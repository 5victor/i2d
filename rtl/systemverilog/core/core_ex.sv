==> flow/design.v <==
typedef logic [31:0] data_t;
typedef logic [31:0] addr_t;
typedef logic [31:0] reg_t;
typedef logic [3:0] reg_addr_t;
typedef enum logic [5:0] {
OPCODE_ADD	= 6'd1,
OPCODE_ADDC	= 6'd2,
OPCODE_SUB	= 6'd3,
OPCODE_SUBC	= 6'd4,
OPCODE_MUL	= 6'd5,
OPCODE_DIV	= 6'd6,
OPCODE_AND	= 6'd7,
OPCODE_OR	= 6'd8,
OPCODE_NOT	= 6'd9,
OPCODE_LSL	= 6'd10,
OPCODE_LSR	= 6'd11,
OPCODE_ASL	= 6'd12,
OPCODE_ASR	= 6'd13,
OPCODE_LD	= 6'd50,
OPCODE_LDB	= 6'd51,
OPCODE_LDW	= 6'd52,
OPCODE_ST	= 6'd60,
OPCODE_STB	= 6'd61,
OPCODE_STW	= 6'd62,
OPCODE_B	= 6'd20,
OPCODE_NOP	= 6'd21,
OPCODE_MOV	= 6'd22,
OPCODE_SWI	= 6'd23,
OPCODE_CALL	= 6'd24,
OPCODE_RET	= 6'd26,
OPCODE_RFE	= 6'd27
} opcode_t;
typedef struct packed {
	opcode_t opcode;
	logic [3:0] regd_cond;
	logic [3:0] rega;
	logic [3:0] regb;
	logic	i;
	logic	s;
	logic	[11:0] imm;
} instr_t;
typedef enum logic [3:0] {
	RF_LR = 4'b1101,
	RF_SP = 4'b1110,
	RF_PC = 4'b1111
} mode_depend_gpr;
typedef enum logic [3:0] {
	SPR_SR = 4'b0001,
	SPR_EPC = 4'b0010,
	SPR_ESR = 4'b0011
} spr_t;
typedef enum logic [3:0] {
OPMUX_A_RA	= 4'd1,
OPMUX_A_PC	= 4'd2,
OPMUX_A_WB	= 4'd3
} opmux_a_t;
typedef enum logic [3:0] {
OPMUX_B_RB	= 4'd1,
OPMUX_B_PC	= 4'd2,
OPMUX_B_IMM	= 4'd3,
OPMUX_B_WB	= 4'd4
} opmux_b_t;
typedef struct packed {
	logic	cf;
	logic	of;
	logic	zf;
} flag_t;
typedef enum logic [2:0] {
MODE_NONE = 3'd0,
MODE_SYS = 3'd1,
MODE_IRQ = 3'd2,
MODE_SWI = 3'd3,
MODE_USER = 3'd4,
MODE_IFERR = 3'd5,
MODE_IDERR = 3'd6,
MODE_MAUERR = 3'd7
} mode_t;
typedef enum logic [2:0] {
VECTOR_RST = 3'd1,
VECTOR_IRQ = 3'd2,
VECTOR_SWI = 3'd3,
VECTOR_IFERR = 3'd4,
VECTOR_IDERR = 3'd5,
VECTOR_MAUERR = 3'd6
} vector_t;
typedef struct packed {
	mode_t	mode;
	logic	i;
	flag_t	flag;
} sr_t;
typedef enum logic [1:0] {
MAUOP_NONE	= 2'd0,
MAUOP_R		= 2'd1,
MAUOP_W		= 2'd2
} mau_op_t;
typedef enum logic [1:0] {
MAUSEL_D	= 2'd0,
MAUSEL_B	= 2'd1,
MAUSEL_W	= 2'd2,
} mau_sel_t;
module core_ex(
	input clk, rst,
	input instr_t id_instr, input addr_t id_pc, input ex_halt, ex_flush,
	output reg_addr_t wb_addr, output logic wb, output data_t wb_data,
	output instr_t ex_instr, output addr_t ex_pc,
	input data_t mau_data, input data_t alu_result,
	input data_t rega_data,
	input sr_t sr, input sr_t esr, input reg_t epc
);
always_ff @(posedge clk, negedge rst)
begin
	if (!rst) begin
		ex_instr <= 'b0;
		ex_pc <= 0;
	end
	else if (ex_flush) begin
		ex_instr <= {OPCODE_NOP,26'(1)};  
	end
	else if (ex_halt) begin
		ex_instr <= ex_instr;
		ex_pc <= ex_pc;
	end
	else begin
		ex_instr <= id_instr;
		ex_pc <= id_pc;
	end
end
always_comb
begin
	wb_addr = ex_instr.regd_cond;
	wb_data = 0;
	unique case(ex_instr.opcode)
		OPCODE_ADD,
		OPCODE_ADDC,
		OPCODE_SUB,
		OPCODE_SUBC,
		OPCODE_MUL,
		OPCODE_DIV,
		OPCODE_AND,
		OPCODE_OR,
		OPCODE_NOT,
		OPCODE_LSL,
		OPCODE_LSR,
		OPCODE_ASL,
		OPCODE_ASR: begin
			wb = ex_halt ? 0 : 1;
			wb_data = alu_result;
		end
		OPCODE_LD: begin
			wb = ex_halt ? 0 : 1;
			wb_data = mau_data;
		end
		OPCODE_MOV: begin
			if (ex_instr.regb[1])
				wb = 0;
			else
				wb = ex_halt ? 0 : 1;
			if (ex_instr.regb[0]) begin
				if (ex_instr.rega == SPR_SR)
					wb_data = sr;
				else if (ex_instr.rega == SPR_EPC)
					wb_data = epc;
				else if (ex_instr.rega == SPR_ESR)
					wb_data = esr;
				else
					wb_data = 0;	
			end
			else
				wb_data = rega_data;
		end
		OPCODE_CALL: begin
			wb = ex_halt ? 0 : 1;
			wb_data = ex_pc + 4;
		end
		default: wb = 0;
	endcase
end
endmodule
; ---- Tool chain data of core_ex
; Tool output for the design above, in the order of the flow.
; Line numbers count from 1 in the design file above.
; Operators carry their Yosys type and port widths (W data, S select, Z words).
; Cell names lack the library's common part.
; The mark -- stands for no value.
[design]
top_module = core_ex
clk_port = clk
lib = sky130hd
pvt_corner = tt_025C_1v80

; ---- Word level
; Yosys after proc, flatten, opt, wreduce and memory -nomap, before mapping. Memory bits, and registers merged into a memory's read port (data or address), are not among the register bits. Print and check cells are not counted. Equal cells are merged and count once.
[classes]
reduce_and_logical = 3
n_eq = 20
n_addsub = 1
n_mux = 10
n_logic = 2
[op_table]
columns = op, n
row1 = $mux W32, 5
row2 = $pmux W32 S4, 1
row3 = $eq A6 B4 Y1 const B, 6
row4 = $add A32 B3 Y32 const B, 1
row5 = $eq A6 B3 Y1 const B, 4
row6 = $reduce_or A15 Y1, 1
row7 = $reduce_or A13 Y1, 1
row8 = $eq A6 B2 Y1 const B, 2
row9 = $eq A6 B5 Y1 const B, 2
row10 = $eq A4 B2 Y1 const B, 2
row11 = $mux W7, 1
row12 = $eq A6 B1 Y1 const B, 1
row13 = $eq A6 B6 Y1 const B, 1
row14 = $eq A4 B1 Y1 const B, 1
row15 = $not A1 Y1, 2
row16 = $ne A2 B1 Y1 const B, 1
row17 = $reduce_and A2 Y1, 1
row18 = $pmux W1 S2, 1
row19 = $mux W1, 2
[bits]
register_bits = 64
in_bits = 210
wordCells = 38

; ---- Logic depth
; Yosys ltp: most cells in a row. Word level: on the elaborated netlist, between registers, memories and ports. Mapped: between sequential cells and ports; inverters and the memories' decode and read muxes count.
[depth]
word_depth = 6
abc_area = 0
mapped_depth = 6

; ---- Netlist
; Source: synth_stat.txt of the flow (Yosys; design flattened, memories mapped). It holds for the ABC_AREA given above (unset counts as 0); a run with the other value may have another netlist.
; Totals and module areas in this step are rounded.
[by_type]
columns = type, n, type_area_um2
row1 = dfrtp_1, 64, 1.6E+03
row2 = mux2_2, 38, 427.91
row3 = a22oi_1, 47, 352.838
row4 = mux2i_1, 28, 280.269
row5 = xor2_1, 23, 201.443
row6 = nor2_1, 40, 150.144
row7 = o221ai_1, 17, 148.893
row8 = a22o_1, 11, 96.342
row9 = a222oi_1, 9, 90.086
row10 = nand3_1, 18, 90.086
row11 = nor4_4, 4, 85.082
row12 = clkbuf_1, 20, 75.072
row13 = buf_2, 10, 50.048
row14 = o21ai_0, 10, 50.048
row15 = buf_4, 6, 45.043
row16 = nand2_1, 12, 45.043
row17 = nor2b_1, 7, 43.792
row18 = xnor2_1, 5, 43.792
; Not listed: further types 25, cells in them 46.
[synth_totals]
mapped_cells = 415
sequential_area_um2 = 1600
yosys_area_um2 = 4260
flip_flops = 64

; ---- Path before layout
; OpenSTA on the mapped netlist: ideal clock, no wires. The path of least setup slack (recovery checks aside). Input and output delay are each 20% of the period. Register names are those of the netlist, which keeps one name where synthesis merged equal registers.
[synth_path]
path_kind = flip-flop to output port
from = reg ex_pc[2]
to = out wb_data[28]
t_required_ns = 2.200
path_buffers = 0
slack_ns = 0.540
launch_ns = 0.000
stages = 7
delay_ns = 1.660
output_delay_ns = 0.550
arrival_time_ns = 1.660
clock_period_ns = 2.75
synth_period_reached_ns = 2.21
; "delay_ns" is the arrival time less input delay plus setup time.
; A path that ends at an output port has no setup time.
; "stages" counts driving pins, that of a launching flip-flop among them; a cell with two outputs on the path counts twice.
; "synth_period_reached_ns" is the clock period less the worst setup slack; recovery checks do not enter. This is arithmetic on one report: input and output delays are still those of the set period (20% each).
; Between the ends stands the longest chain of elaborated cells between them, by number of cells; it is not shown to be the way that was timed. Of several equally long chains one is given.
; Each line given opens the expression or statement behind the cell; cells for indexed reads and writes are added by Yosys, which also makes memories of some case tables.
; At most two assigning lines are given for a register; there are more.
[synth_between]
cell_sequence = dfrtp_1 ha_1 inv_1 nor4_4 nand4_1 xor2_1 o221ai_1
elab_chain_len = 2
cone_cells = 2
cone_lines = 2
[synth_lines]
columns = item, line
row1 = start: declaration, 105  ; output instr_t ex_instr, output addr_t ex_pc,
row2 = start: assignment, 121  ; ex_pc <= ex_pc;
row3 = start: assignment, 125  ; ex_pc <= id_pc;
row4 = $add A32 B3 Y32, 173  ; wb_data = ex_pc + 4;
row5 = $pmux W32 S4, 132  ; unique case(ex_instr.opcode)
row6 = end: declaration, 104  ; output reg_addr_t wb_addr, output logic wb, output data_t wb_data,

; ---- Worst path after layout
; Path of least setup slack in the final report of record 1 (OpenROAD, finished layout, wires in). Where an end is a register, its clock arrival counts in the times.
[layout_path]
path_kind = flip-flop to output port
from = reg ex_pc[7]
to = out wb_data[23]
output_delay_ns = 0.87
t_required_ns = 3.50
arrival_time_ns = 2.71
clock_period_ns = 4.37
launch_ns = 0.34
slack_ns = 0.78
path_buffers = 2
stages = 8
; Between the ends stands the longest chain of elaborated cells between them, by number of cells; it is not shown to be the way that was timed. Of several equally long chains one is given.
; At most two assigning lines are given for a register; there are more.
[layout_between]
cell_sequence = dfrtp_1 nand4_4 nor4_4 buf_4 nand2_1 xor2_1 o221ai_1 clkdlybuf4s50_1
elab_chain_len = 2
cone_cells = 2
cone_lines = 2
[layout_lines]
columns = item, line
row1 = start: declaration, 105  ; output instr_t ex_instr, output addr_t ex_pc,
row2 = start: assignment, 121  ; ex_pc <= ex_pc;
row3 = start: assignment, 125  ; ex_pc <= id_pc;
row4 = $add A32 B3 Y32, 173  ; wb_data = ex_pc + 4;
row5 = $pmux W32 S4, 132  ; unique case(ex_instr.opcode)
row6 = end: declaration, 104  ; output reg_addr_t wb_addr, output logic wb, output data_t wb_data,

; core_ex through Yosys and OpenROAD on sky130hd: 2 stored runs, unordered, with their settings and measured results. The constraints put input and output delay at 20% of the set period each and load the outputs with 0.01 pF.
; "achievedPeriod_ns" = clock period - worst setup slack. The figure is calculated, with input and output delays left at 20% of the set period.
; "timing.worst_path_ns": the worst setup path's part of the clock period (all of it between registers, 20% less for each end at a port) less its slack. A launch clock that arrives late makes it longer, a capture clock that arrives late makes it shorter.
; "power.total_mw" rests on the timing tool's default activity at the inputs, not on a simulated workload.
; The measured numbers are rounded.

[record 1: settings]
period_ns = 4.37
CORE_UTILIZATION = 23
SETUP_SLACK_MARGIN = 0.7
PLACE_DENSITY = 0.91
CORE_MARGIN = 2
CTS_CLUSTER_SIZE = 46
CTS_CLUSTER_DIAMETER = 32
SLEW_MARGIN = 30
CAP_MARGIN = 20
[record 1: results]
achievedPeriod_ns = 3.588
timing.worst_path_ns = 2.71
path_kind = flip-flop to output port
fin_tns_ns = 0.000
post_synth_area_um2 = 4260
die_footprint_um2 = 19600
fin_ws_ns = 0.782
finalUtil_pct = 44.5
hold_worst_slack_ns = 0.507
power.total_mw = 2.26
final_stdcell_area_um2 = 8040

[record 2: settings]
period_ns = 2.87
CORE_UTILIZATION = 54
SETUP_SLACK_MARGIN = -0.05
PLACE_DENSITY_LB_ADDON = 0.13
CORE_ASPECT_RATIO = 1.5
CORE_MARGIN = 2
CTS_CLUSTER_DIAMETER = 93
CAP_MARGIN = 30
SLEW_MARGIN = 10
MIN_ROUTING_LAYER = met1
MAX_ROUTING_LAYER = met4
[record 2: results]
outcome = unfinished; error FLW-0024 in placement
