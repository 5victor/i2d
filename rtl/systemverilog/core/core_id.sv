==> flow/design.v <==
typedef logic [31:0] data_t;
typedef logic [31:0] addr_t;
typedef logic [31:0] reg_t;
typedef logic [3:0] reg_addr_t;
typedef enum logic [5:0] {
OPCODE_ADD	= 6'd1,
OPCODE_ADDC	= 6'd2,
OPCODE_SUB	= 6'd3,
OPCODE_SUBC	= 6'd4,
OPCODE_MUL	= 6'd5,
OPCODE_DIV	= 6'd6,
OPCODE_AND	= 6'd7,
OPCODE_OR	= 6'd8,
OPCODE_NOT	= 6'd9,
OPCODE_LSL	= 6'd10,
OPCODE_LSR	= 6'd11,
OPCODE_ASL	= 6'd12,
OPCODE_ASR	= 6'd13,
OPCODE_LD	= 6'd50,
OPCODE_LDB	= 6'd51,
OPCODE_LDW	= 6'd52,
OPCODE_ST	= 6'd60,
OPCODE_STB	= 6'd61,
OPCODE_STW	= 6'd62,
OPCODE_B	= 6'd20,
OPCODE_NOP	= 6'd21,
OPCODE_MOV	= 6'd22,
OPCODE_SWI	= 6'd23,
OPCODE_CALL	= 6'd24,
OPCODE_RET	= 6'd26,
OPCODE_RFE	= 6'd27
} opcode_t;
typedef struct packed {
	opcode_t opcode;
	logic [3:0] regd_cond;
	logic [3:0] rega;
	logic [3:0] regb;
	logic	i;
	logic	s;
	logic	[11:0] imm;
} instr_t;
typedef enum logic [3:0] {
	RF_LR = 4'b1101,
	RF_SP = 4'b1110,
	RF_PC = 4'b1111
} mode_depend_gpr;
typedef enum logic [3:0] {
	SPR_SR = 4'b0001,
	SPR_EPC = 4'b0010,
	SPR_ESR = 4'b0011
} spr_t;
typedef enum logic [3:0] {
OPMUX_A_RA	= 4'd1,
OPMUX_A_PC	= 4'd2,
OPMUX_A_WB	= 4'd3
} opmux_a_t;
typedef enum logic [3:0] {
OPMUX_B_RB	= 4'd1,
OPMUX_B_PC	= 4'd2,
OPMUX_B_IMM	= 4'd3,
OPMUX_B_WB	= 4'd4
} opmux_b_t;
typedef struct packed {
	logic	cf;
	logic	of;
	logic	zf;
} flag_t;
typedef enum logic [2:0] {
MODE_NONE = 3'd0,
MODE_SYS = 3'd1,
MODE_IRQ = 3'd2,
MODE_SWI = 3'd3,
MODE_USER = 3'd4,
MODE_IFERR = 3'd5,
MODE_IDERR = 3'd6,
MODE_MAUERR = 3'd7
} mode_t;
typedef enum logic [2:0] {
VECTOR_RST = 3'd1,
VECTOR_IRQ = 3'd2,
VECTOR_SWI = 3'd3,
VECTOR_IFERR = 3'd4,
VECTOR_IDERR = 3'd5,
VECTOR_MAUERR = 3'd6
} vector_t;
typedef struct packed {
	mode_t	mode;
	logic	i;
	flag_t	flag;
} sr_t;
typedef enum logic [1:0] {
MAUOP_NONE	= 2'd0,
MAUOP_R		= 2'd1,
MAUOP_W		= 2'd2
} mau_op_t;
typedef enum logic [1:0] {
MAUSEL_D	= 2'd0,
MAUSEL_B	= 2'd1,
MAUSEL_W	= 2'd2,
} mau_sel_t;
module core_id(
	input clk, rst,
	input addr_t if_pc, input instr_t if_instr, input id_halt, id_flush,
	input reg_addr_t wb_addr, input flag_t flag,
	output reg_addr_t rega_addr, output reg_addr_t regb_addr,
	output logic swi, output data_t imm, output opmux_a_t opmux_a,
	output opmux_b_t opmux_b, output addr_t id_pc,
	output instr_t id_instr, output logic branch_imm,
	output logic branch_abs, rfe, output reg_addr_t spr_addr,
	output logic wb_spr, id_err, branch
);
logic	opcode_err;
assign rega_addr = if_instr.rega;
assign regb_addr = if_instr.regb;
always_ff @(posedge clk, negedge rst)
begin
	if (!rst) begin
		id_pc <= 0;
		id_instr <= {OPCODE_NOP,26'(0)};
	end
	else if (id_flush)
		id_instr <= {OPCODE_NOP,26'(1)};  
	else if (id_halt) begin
		id_pc <= id_pc;
		id_instr <= id_instr;
	end
	else begin
		id_pc <= if_pc;
		id_instr <= if_instr;
	end
end
always_ff @(posedge clk)
begin
	if(id_instr.i) begin
		if (id_instr.s)
			imm[31:11] = {21{id_instr[10]}};
		else
			imm[31:11] = '0;
		imm[10:0] = id_instr[10:0];
		end
	else
		imm = '0;
end
logic	op_rega_wb;
logic	op_regb_wb;
logic	op_rega_pc;
logic	op_regb_pc;
always_comb
begin
	op_rega_wb = rega_addr == wb_addr;
	op_regb_wb = regb_addr == wb_addr;
	op_rega_pc = rega_addr == RF_PC;
	op_regb_pc = rega_addr == RF_PC;
	unique case({op_rega_wb,op_rega_pc})
		2'b00: opmux_a = OPMUX_A_RA;
		2'b01: opmux_a = OPMUX_A_PC;
		2'b10: opmux_a = OPMUX_A_WB;
	endcase
	unique case({id_instr.i,op_regb_wb,op_regb_pc})
		3'b000: opmux_b = OPMUX_B_RB;
		3'b001: opmux_b = OPMUX_B_PC;
		3'b010: opmux_b = OPMUX_B_WB;
		3'b100: opmux_b = OPMUX_B_IMM;
	endcase
end
always_ff @(posedge clk, negedge rst)
begin
	if (!rst)
		swi = 0;
	else if (id_instr.opcode == OPCODE_SWI)
		swi = 1;
	else
		swi = 0;
end
always_comb
begin
	case(id_instr.opcode)
		OPCODE_B: begin
			if (id_instr.regd_cond[2:0] == flag)
				branch = id_halt ? 0 : 1;
			else
				branch = 0;
		end
		OPCODE_CALL: branch = id_halt ? 0 : 1;
		OPCODE_RET: branch = id_halt ? 0 : 1;
		default : branch = 0;
	endcase
	branch_imm = id_instr.i;
	branch_abs = id_instr.regb[0];
end
always_comb
begin
	if (id_instr.opcode == OPCODE_RFE)
		rfe = id_halt ? 0 : 1;
	else
		rfe = 0;
end
always_comb
begin
	if (id_instr.opcode == OPCODE_MOV) begin
		if (id_instr.regb[1])
			wb_spr = id_halt ? 0 : 1;
		else
			wb_spr = 0;
	end
	else
		wb_spr = 0;
	spr_addr = id_instr.regd_cond;
end
always_comb
begin
	id_err = 0;
end
endmodule
## From RTL to reports: core_id

What the tools print for core_id, step after step.
Lines are those of the file above, counted from 1.
Operators carry their Yosys type and port widths (W data, S select, Z words).
Library cell names are shortened.
The mark n/a stands for no value.

- Top module: core_id
- Clock input: clk
- Library: sky130hd
- Library corner: tt_025C_1v80

## After elaboration

Yosys after proc, flatten, opt, wreduce and memory -nomap, before mapping. Memory bits, and registers merged into a memory's read port (data or address), are not among the register bits. Print and check cells are not counted. Equal cells are merged and count once.

- Equal/unequal tests: 16
- Multiplexer cells: 11
- Bitwise operators: 2
- Reductions and logical operators: 5

Operators by type and width:

| cell | number |
|---|---|
| $mux W32 | 2 |
| $eq A6 B5 Y1 const B | 6 |
| $pmux W4 S4 | 1 |
| $pmux W4 S3 | 1 |
| $eq A4 B4 Y1 | 2 |
| $mux W1 | 6 |
| $reduce_and A2 Y1 | 2 |
| $eq A4 B4 Y1 const B | 1 |
| $eq A3 B1 Y1 const B | 1 |
| $eq A3 B2 Y1 const B | 1 |
| $eq A3 B3 Y1 | 1 |
| $eq A3 B3 Y1 const B | 1 |
| $logic_not A3 Y1 | 1 |
| $not A1 Y1 | 2 |
| $eq A2 B1 Y1 const B | 1 |
| $ne A2 B1 Y1 const B | 1 |
| $eq A2 B2 Y1 const B | 1 |
| $logic_not A2 Y1 | 1 |
| $reduce_or A2 Y1 | 1 |
| $pmux W1 S2 | 1 |

- Flip-flop bits (word level): 77
- Input bits: 75
- Output and inout bits: 123
- Elaborated cells: 39

## Longest topological paths

Longest topological path by Yosys (ltp), each cell counted once; first at word level (registers and memories cut), then after technology mapping (sequential cells cut; the memories' decode and read muxes count).

- Depth after elaboration: 3
- ABC_AREA: 0
- Gate-level depth with buffers: 4
- Mapped depth without buffers: 4

## Netlist

Yosys stat after the flow's synthesis: flattened, memories mapped to cells. It holds for the ABC_AREA given above (unset counts as 0); a run with the other value may have another netlist.

- Cell count: 271
- Chip area (Yosys): 3399.5 µm²
- Sequential part of the area: 1870.5 µm²
- Flip-flops: 77
- Buffers: 51

Cells by type:

| type | number | area in all (µm²) |
|---|---|---|
| dfrtp_1 | 62 | 1.55E+03 |
| mux2_2 | 30 | 337.824 |
| buf_4 | 42 | 315.302 |
| mux2i_1 | 29 | 290.278 |
| dfxtp_1 | 12 | 240.23 |
| nor2_1 | 30 | 112.608 |
| dfstp_2 | 3 | 78.826 |
| and2_1 | 12 | 75.072 |
| xnor2_1 | 8 | 70.067 |
| a211o_1 | 4 | 35.034 |
| xor2_1 | 4 | 35.034 |
| buf_6 | 3 | 33.782 |
| nor2b_1 | 5 | 31.28 |
| mux2_1 | 2 | 22.522 |
| clkbuf_1 | 5 | 18.768 |
| nand4b_1 | 2 | 17.517 |
| a2111oi_2 | 1 | 15.014 |
| nor3b_1 | 2 | 15.014 |

Not listed: further types 12, cells in them 15.

## Timing after synthesis

Source: OpenSTA report_checks on the synthesized netlist (no wires, ideal clock, input and output delay 20% of the period each), path of least setup slack; recovery checks are left aside. Register names are those of the netlist, which keeps one name where synthesis merged equal registers.

- Path kind: register to output
- From: reg id_instr
- To: out branch
- Clock period: 1.64 ns
- External output delay: 0.328 ns
- Time at the first pin: 0.000 ns
- Arrival time: 1.332 ns
- Required time: 1.312 ns
- Path slack: -0.020 ns
- Delay of the path: 1.332 ns
- Driving pins on the path: 4
- Buffers on the path: 0
- Period reached after synthesis: 1.66 ns

"delay of the path" is the arrival time less input delay plus setup time.
A path that ends at an output port has no setup time.
"driving pins on the path" counts driving pins, that of a launching flip-flop among them; a cell with two outputs on the path counts twice.
"period reached after synthesis" = period - worst setup slack (recovery checks aside). The figure is calculated, with input and output delays left at 20% of the set period.
An end named without its bit number is one bit of that signal or, where synthesis recoded a state register, one of its new flip-flops.
The rows between start and end are the longest chain of elaborated cells between them; the timing report does not say that the signal goes this way. Where chains are equally long, one stands for them.
A line is the first line of the expression or statement that the cell stems from. Yosys adds cells for indexed reads and writes and turns some case tables into memories.
A register here has more assigning lines than the two given.

- Cells stage by stage: dfstp_2 > nor3b_1 > nand4_1 > a2111oi_2
- Cells in the longest elaborated chain: 3
- Elaborated cells between the ends (all ways): 5
- Source lines of those cells: 1
- Classes of those cells: 3 x eq/ne; 1 x mux; 1 x reduce/logical

RTL lines, path post-synthesis:

| item | line | text |
|---|---|---|
| start: declaration | 108 | `output instr_t id_instr, output logic branch_imm,` |
| start: assignment | 119 | `id_instr <= {OPCODE_NOP,26'(0)};` |
| start: assignment | 122 | `id_instr <= {OPCODE_NOP,26'(1)};` |
| $eq A6 B5 Y1 | 177 | `case(id_instr.opcode)` |
| $reduce_or A2 Y1 | n/a |  |
| $pmux W1 S2 | 177 |  |
| end: declaration | 110 | `output logic wb_spr, id_err, branch` |

## Timing after layout

From the final timing report of stored run 1: the path of least setup slack in the routed layout; clock arrival at registers is part of the times.

- Path kind: register to output
- From: reg id_instr
- To: out branch
- Clock period: 2.89 ns
- External output delay: 0.58 ns
- Time at the first pin: 0.33 ns
- Arrival time: 1.90 ns
- Required time: 2.31 ns
- Path slack: 0.41 ns
- Driving pins on the path: 5
- Buffers on the path: 1

An end named without its bit number is one bit of that signal or, where synthesis recoded a state register, one of its new flip-flops.
The rows between start and end are the longest chain of elaborated cells between them; the timing report does not say that the signal goes this way. Where chains are equally long, one stands for them.
A register here has more assigning lines than the two given.

- Cells stage by stage: dfstp_2 > nor3b_4 > nand4_1 > a2111oi_4 > buf_2
- Cells in the longest elaborated chain: 3
- Elaborated cells between the ends (all ways): 5
- Source lines of those cells: 1
- Classes of those cells: 3 x eq/ne; 1 x mux; 1 x reduce/logical

RTL lines, path after layout:

| item | line | text |
|---|---|---|
| start: declaration | 108 | `output instr_t id_instr, output logic branch_imm,` |
| start: assignment | 119 | `id_instr <= {OPCODE_NOP,26'(0)};` |
| start: assignment | 122 | `id_instr <= {OPCODE_NOP,26'(1)};` |
| $eq A6 B5 Y1 | 177 | `case(id_instr.opcode)` |
| $reduce_or A2 Y1 | n/a |  |
| $pmux W1 S2 | 177 |  |
| end: declaration | 110 | `output logic wb_spr, id_err, branch` |

Ticket comment

Settings and measured results of 2 stored flow runs for module core_id (sky130hd), not sorted in any way. The constraints put input and output delay at 20% of the set period each and load the outputs with 0.01 pF.
"clock period achieved" is the run's clock period less its worst setup slack. It is reckoned from that one timing run; input and output delays stay at 20% of the period that was set.
"critical setup path time" is the time allowed to the run's worst setup path (the clock period less input and output delay, where it has them) less its slack. Clock arrival times count: a late capture clock shortens it, a late launch clock lengthens it.
"power" is the tool's figure for a default switching activity; nothing was simulated.

### Stored run 1

Settings: `period_ns=2.89`, `CORE_UTILIZATION=26`, `SETUP_SLACK_MARGIN=0.42`, `PLACE_DENSITY=0.49`, `CORE_MARGIN=8`, `GPL_TIMING_DRIVEN=1`, `GPL_ROUTABILITY_DRIVEN=0`, `CTS_CLUSTER_SIZE=51`, `CAP_MARGIN=35`, `MAX_ROUTING_LAYER=met5`, `SLEW_MARGIN=20`

- Chip area after synthesis (Yosys): 3399.5 µm²
- Die size: 16989.8 µm²
- Utilization: 0.445
- Smallest setup slack: 0.411 ns
- Summed negative setup slack: 0.000 ns
- Power: 3009 µW
- Clock period achieved: 2.479 ns
- Critical setup path time: 1.90 ns
- Kind of the worst setup path: register to output

### Stored run 2

Settings: `period_ns=1.69`, `CORE_UTILIZATION=72`, `SETUP_SLACK_MARGIN=0.16`, `PLACE_DENSITY_LB_ADDON=0.02`, `CORE_MARGIN=5`, `TNS_END_PERCENT=80`, `GPL_TIMING_DRIVEN=0`, `GPL_ROUTABILITY_DRIVEN=0`, `CAP_MARGIN=10`, `SLEW_MARGIN=20`

Did not finish, placement stopped with FLW-0024.
